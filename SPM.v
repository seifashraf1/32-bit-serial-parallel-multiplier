==> flow/design.v <==
`timescale 1ns/1ns
`timescale 1ns/1ns
module fullAdder (
   input  a,
   input  b,
   input  cin,
   output sum,
   output cout
);
 assign {cout,sum} = a+b+cin;
 endmodule
`timescale 1ns/1ns
module CSADD(
    input X,
    input Y,
    input clk,
    input rst,
    output sum
  );
  wire Y1;
  wire Y2;
  wire y2;
      fullAdder fa (.a(X), .b(Y), .cin(y2), .sum(Y1), .cout(Y2));
      FlipFlop ff1 (.clk(clk), .rst(rst), .D(Y1),.Q(sum));
      FlipFlop ff2 (.clk(clk), .rst(rst), .D(Y2),.Q(y2));
endmodule
`timescale 1ns/1ns
`timescale 1ns/1ns
module FlipFlop(
    input clk,
    input rst,
    input D,
    output reg Q
  );
  always @(posedge clk or posedge rst) begin
        if (rst) begin
            Q <= 0;
        end
        else begin
            Q <= D;
        end
    end
endmodule
module TCMP(
    input clk, 
    input rst,
    input A,
    output S
  );
  wire Z;
  wire d1;
  wire d2;
  assign d1 = A^Z;
  assign d2 = A|Z;
      FlipFlop ff1 (.clk(clk), .rst(rst), .D(d1),.Q(S));
      FlipFlop ff2 (.clk(clk), .rst(rst), .D(d2),.Q(Z));
endmodule
module Multiplier (
      input [31:0] MP,
      input [31:0] MC,
      input start,
      input clk,
      input rst,
      output reg [63:0] P,
      output reg done
  );
    reg [31:0] MP_Copy;
    reg [6:0] bitsCount;
    wire [31:0] XY;
    wire [31:1] PP;
    wire eP;
    always @(posedge start) begin 
        MP_Copy <= {{32{MP[31]}}, MP[31:0]};     
        bitsCount <= 1; 
    end
    always @(posedge clk) begin 
        if (!rst) begin 
          MP_Copy <= MP_Copy >> 1;
        end
    end
    genvar i;
    generate 
        assign XY[31] = MC[31]&&MP_Copy[0];     
        TCMP tcmp (.clk(clk), .rst(rst), .A(XY[31]), .S(PP[31]));
        for (i=30; i>=1; i=i-1) begin 
            assign XY[i]=MC[i]&&MP_Copy[0];
            CSADD csadd (.X(XY[i]), .Y(PP[i+1]), .clk(clk), .rst(rst), .sum(PP[i]));
        end
        assign XY[0] = MC[0]&&MP_Copy[0];       
        CSADD csadd1 (.X(XY[0]), .Y(PP[1]), .clk(clk), .rst(rst), .sum(eP));
    endgenerate
    always @( posedge start, posedge clk or posedge rst)begin
        if (rst) begin
            P <= 0;
            bitsCount<=0; 
        end
        else 
            bitsCount<=bitsCount+1; 
        if (bitsCount<=64) 
            done<=0;
        else  
            done<=1;
        P <= {eP,P[63:1]};
    end    
endmodule
`timescale 1ns/1ns
module SPM(
    input clk, 
    input rst, 
    input [31:0] X, 
    input Y, 
    output P
  );
    wire [31:0] XY;
    wire [31:0] PP;
    assign XY[31] = X[31]&&Y;     
    TCMP tcmp (.clk(clk), .rst(rst), .A(XY[31]), .S(PP[31]));
    genvar i;
    generate
        for (i=30; i>=1; i=i-1) begin 
            assign XY[i]=X[i]&&Y;
            CSADD csadd (.X(XY[i]), .Y(PP[i+1]), .clk(clk), .rst(rst), .sum(PP[i]));
        end
    endgenerate
    assign XY[0] = X[0]&&Y;       
    CSADD csadd (.X(XY[0]), .Y(PP[1]), .clk(clk), .rst(rst), .sum(P));
endmodule
### Reports on SPM

Tool output for the design above, in the order of the flow.
Line numbers count from 1 in the design file above.
Operators: Yosys type, input widths -> output width; for muxes data width and select width s.
A cell with -- has no value.

| design | value |
|---|---|
| top module | SPM |
| clock port | clk |
| cell library | sky130hd |
| corner | tt_025C_1v80 |

### After elaboration

Yosys after proc, flatten, opt, wreduce and memory -nomap, before mapping. Enables and synchronous resets that opt folds into registers are not counted as muxes. Memory bits, and registers merged into a memory's read port (data or address), are not among the register bits. Print and check cells are not counted. Equal cells are merged and count once.

| word-level totals | value |
|---|---|
| flip-flop bits (word level) | 64 |
| bits of input ports | 35 |
| output and inout bits | 1 |
| word-level cells | 160 |

| cells by class | value |
|---|---|
| $add $sub $neg | 62 |
| bitwise gates (word level) | 2 |
| reduce/logical cells | 32 |

Operators with widths:

| operator | count |
|---|---|
| $add 1x1->2 | 31 |
| $add 2x1->2 | 31 |
| $logic_and 1x1->1 | 32 |
| $or 1x1->1 | 1 |
| $xor 1x1->1 | 1 |

### Logic depth

Yosys ltp: most cells in a row. Word level: on the elaborated netlist, between registers, memories and ports. Mapped: between sequential cells and ports; inverters and the memories' decode and read muxes count.

| depth | value |
|---|---|
| depth after elaboration | 3 |
| ABC_AREA | 0 |
| mapped depth | 4 |
| gate-level depth less buffers | 3 |

### Synthesis result

Yosys stat after the flow's synthesis: flattened, memories mapped to cells. It holds for the ABC_AREA given above (unset counts as 0); a run with the other value may have another netlist.

Cells by type:

| cell | count | total area (um^2) |
|---|---|---|
| sky130_fd_sc_hd__dfrtp_1 | 64 | 1.6E+03 |
| sky130_fd_sc_hd__fa_1 | 31 | 620.595 |
| sky130_fd_sc_hd__inv_1 | 51 | 191.434 |
| sky130_fd_sc_hd__and2_1 | 19 | 118.864 |
| sky130_fd_sc_hd__nand2_1 | 13 | 48.797 |
| sky130_fd_sc_hd__buf_2 | 3 | 15.014 |
| sky130_fd_sc_hd__ha_1 | 1 | 12.512 |

| mapped netlist | value |
|---|---|
| cells in the netlist | 182 |
| chip area (Yosys) | 2608.8 um^2 |
| sequential area | 1601.5 um^2 |
| flip-flops | 64 |
| buffer cells | 3 |

The figures by module come from a second, unflattened synthesis with its own total; it is not the netlist above.

| unflattened totals | value |
|---|---|
| cell total of the unflattened synthesis | 198 |
| area total of the unflattened synthesis | 2741.4 um^2 |

Each row is one instance without its submodules.

Modules:

| module | instances | cells | area (um^2) | seq. area (um^2) |
|---|---|---|---|---|
| FlipFlop | 64 | 2 | 28.8 | 25.0 |
| fullAdder | 31 | 1 | 20.0 | 0.0 |
| SPM | 1 | 35 | 255.2 | 0.0 |
| TCMP | 1 | 4 | 23.8 | 0.0 |
| CSADD | 31 | 0 | 0.0 | 0.0 |

### Path before layout

Path of least setup slack by OpenSTA after synthesis, without wires, with an ideal clock, recovery checks aside; 20% of the period is set as input and as output delay. Where synthesis merged equal registers, the netlist keeps one of their names.

| path after synthesis | value |
|---|---|
| path kind | input to register |
| from | input port Y |
| to | register csadd.ff1.Q |
| period | 1170 ps |
| external input delay | 234 ps |
| setup time | 114 ps |
| time at the first pin | 234 ps |
| arrival | 962 ps |
| data required time | 1056 ps |
| path slack | 94 ps |
| delay of the path | 842 ps |
| driving pins on the path | 4 |
| buffers on the path | 1 |
| period reached after synthesis | 1076 ps |

"delay of the path" is the arrival time less input delay plus setup time.
"driving pins on the path" counts driving pins, that of a launching flip-flop among them; a cell with two outputs on the path counts twice.
"period reached after synthesis" = period - worst setup slack (recovery checks aside). The figure is calculated, with input and output delays left at 20% of the set period.
The rows between start and end are the longest chain of elaborated cells between them; the timing report does not say that the signal goes this way. Where chains are equally long, one stands for them.
A line is the first line of the expression or statement that the cell stems from. Yosys adds cells for indexed reads and writes and turns some case tables into memories.

| on the way, after synthesis | value |
|---|---|
| path through | sky130_fd_sc_hd__buf_2 > sky130_fd_sc_hd__nand2_1 > sky130_fd_sc_hd__fa_1 > sky130_fd_sc_hd__inv_1 |
| cells in the longest elaborated chain | 3 |
| elaborated cells between the ends (all ways) | 3 |
| RTL lines with such cells | 2 |
| classes of those cells | 2 x add/sub; 1 x reduce/logical |

RTL lines, path after synthesis:

| item | RTL line | source |
|---|---|---|
| start, declared | 111 | `input Y,` |
| $logic_and 1x1->1 | 125 | `assign XY[0] = X[0]&&Y;` |
| $add 1x1->2 | 10 | `assign {cout,sum} = a+b+cin;` |
| $add 2x1->2 | 10 |  |
| end, assigned | 37 | `Q <= 0;` |
| end, assigned | 40 | `Q <= D;` |
| end, declared | 33 | `output reg Q` |

### Timing after layout

Path of least setup slack in the final report of stored run 1 (OpenROAD, finished layout, wires in). Where an end is a register, its clock arrival counts in the times.
The report prints the path's times to 10 ps; the period is as set.

| path post-layout | value |
|---|---|
| path kind | input to register |
| from | input port Y |
| to | register genblk1[29].csadd.ff1.Q |
| period | 1500 ps |
| external input delay | 300 ps |
| setup time | 100 ps |
| time at the first pin | 300 ps |
| arrival | 1730 ps |
| data required time | 1730 ps |
| path slack | 0 ps |
| driving pins on the path | 5 |
| buffers on the path | 2 |

The rows between start and end are the longest chain of elaborated cells between them; the timing report does not say that the signal goes this way. Where chains are equally long, one stands for them.

| on the way, post-layout | value |
|---|---|
| path through | sky130_fd_sc_hd__clkdlybuf4s50_1 > sky130_fd_sc_hd__clkbuf_4 > sky130_fd_sc_hd__nand2_1 > sky130_fd_sc_hd__fa_1 > sky130_fd_sc_hd__inv_1 |
| cells in the longest elaborated chain | 3 |
| elaborated cells between the ends (all ways) | 3 |
| RTL lines with such cells | 2 |
| classes of those cells | 2 x add/sub; 1 x reduce/logical |

RTL lines, path post-layout:

| item | RTL line | source |
|---|---|---|
| start, declared | 111 | `input Y,` |
| $logic_and 1x1->1 | 121 | `assign XY[i]=X[i]&&Y;` |
| $add 1x1->2 | 10 | `assign {cout,sum} = a+b+cin;` |
| $add 2x1->2 | 10 |  |
| end, assigned | 37 | `Q <= 0;` |
| end, assigned | 40 | `Q <= D;` |
| end, declared | 33 | `output reg Q` |

## Implementation results

Record of 2 stored runs of the RTL-to-layout flow on SPM, platform sky130hd. The runs are unordered. Constraints: input delay and output delay 20% of the set period each, output load 0.01 pF.
"worst path time" means the part of the period allowed to the worst setup path (the constraints hold back 20% at inputs and 20% at outputs) less its slack; where the path has registers, the arrival times of their clocks count too.
"power consumption" rests on the timing tool's default activity at the inputs, not on a simulated workload.
"worst path time" is known to 10 ps.
Settings: . = not set for that run.

| stored run | period_ns | CORE_UTILIZATION | SETUP_SLACK_MARGIN | HOLD_SLACK_MARGIN | CORE_MARGIN | CELL_PAD_IN_SITES_GLOBAL_PLACEMENT | TNS_END_PERCENT | GPL_TIMING_DRIVEN | CTS_CLUSTER_SIZE | MAX_ROUTING_LAYER | CAP_MARGIN | SLEW_MARGIN | PLACE_DENSITY_LB_ADDON | CORE_ASPECT_RATIO | MIN_ROUTING_LAYER | worst path time (ps) | class of the worst setup path | setup slack of the worst path (ps) | chip area after synthesis (Yosys) (um^2) | power consumption (W) | post-route utilization | area of the die (um^2) |
|---|---|---|---|---|---|---|---|---|---|---|---|---|---|---|---|---|---|---|---|---|---|---|
| stored run 1 | 1.5 | 50 | -0.1 | 0.06 | 4 | 0 | 60 | 0 | 19 | met5 | 20 | 20 | . | . | . | 1200 | input to register | -2 | 2608.8 | 0.005992 | 0.661 | 6436.9 |
| stored run 2 | 0.811 | 21 | . | . | 2 | . | . | . | 59 | met5 | 20 | 20 | 0.06 | 0.58 | met2 | 1040 | register to register | -228 | 2608.8 | 0.012468 | 0.314 | 13363.9 |
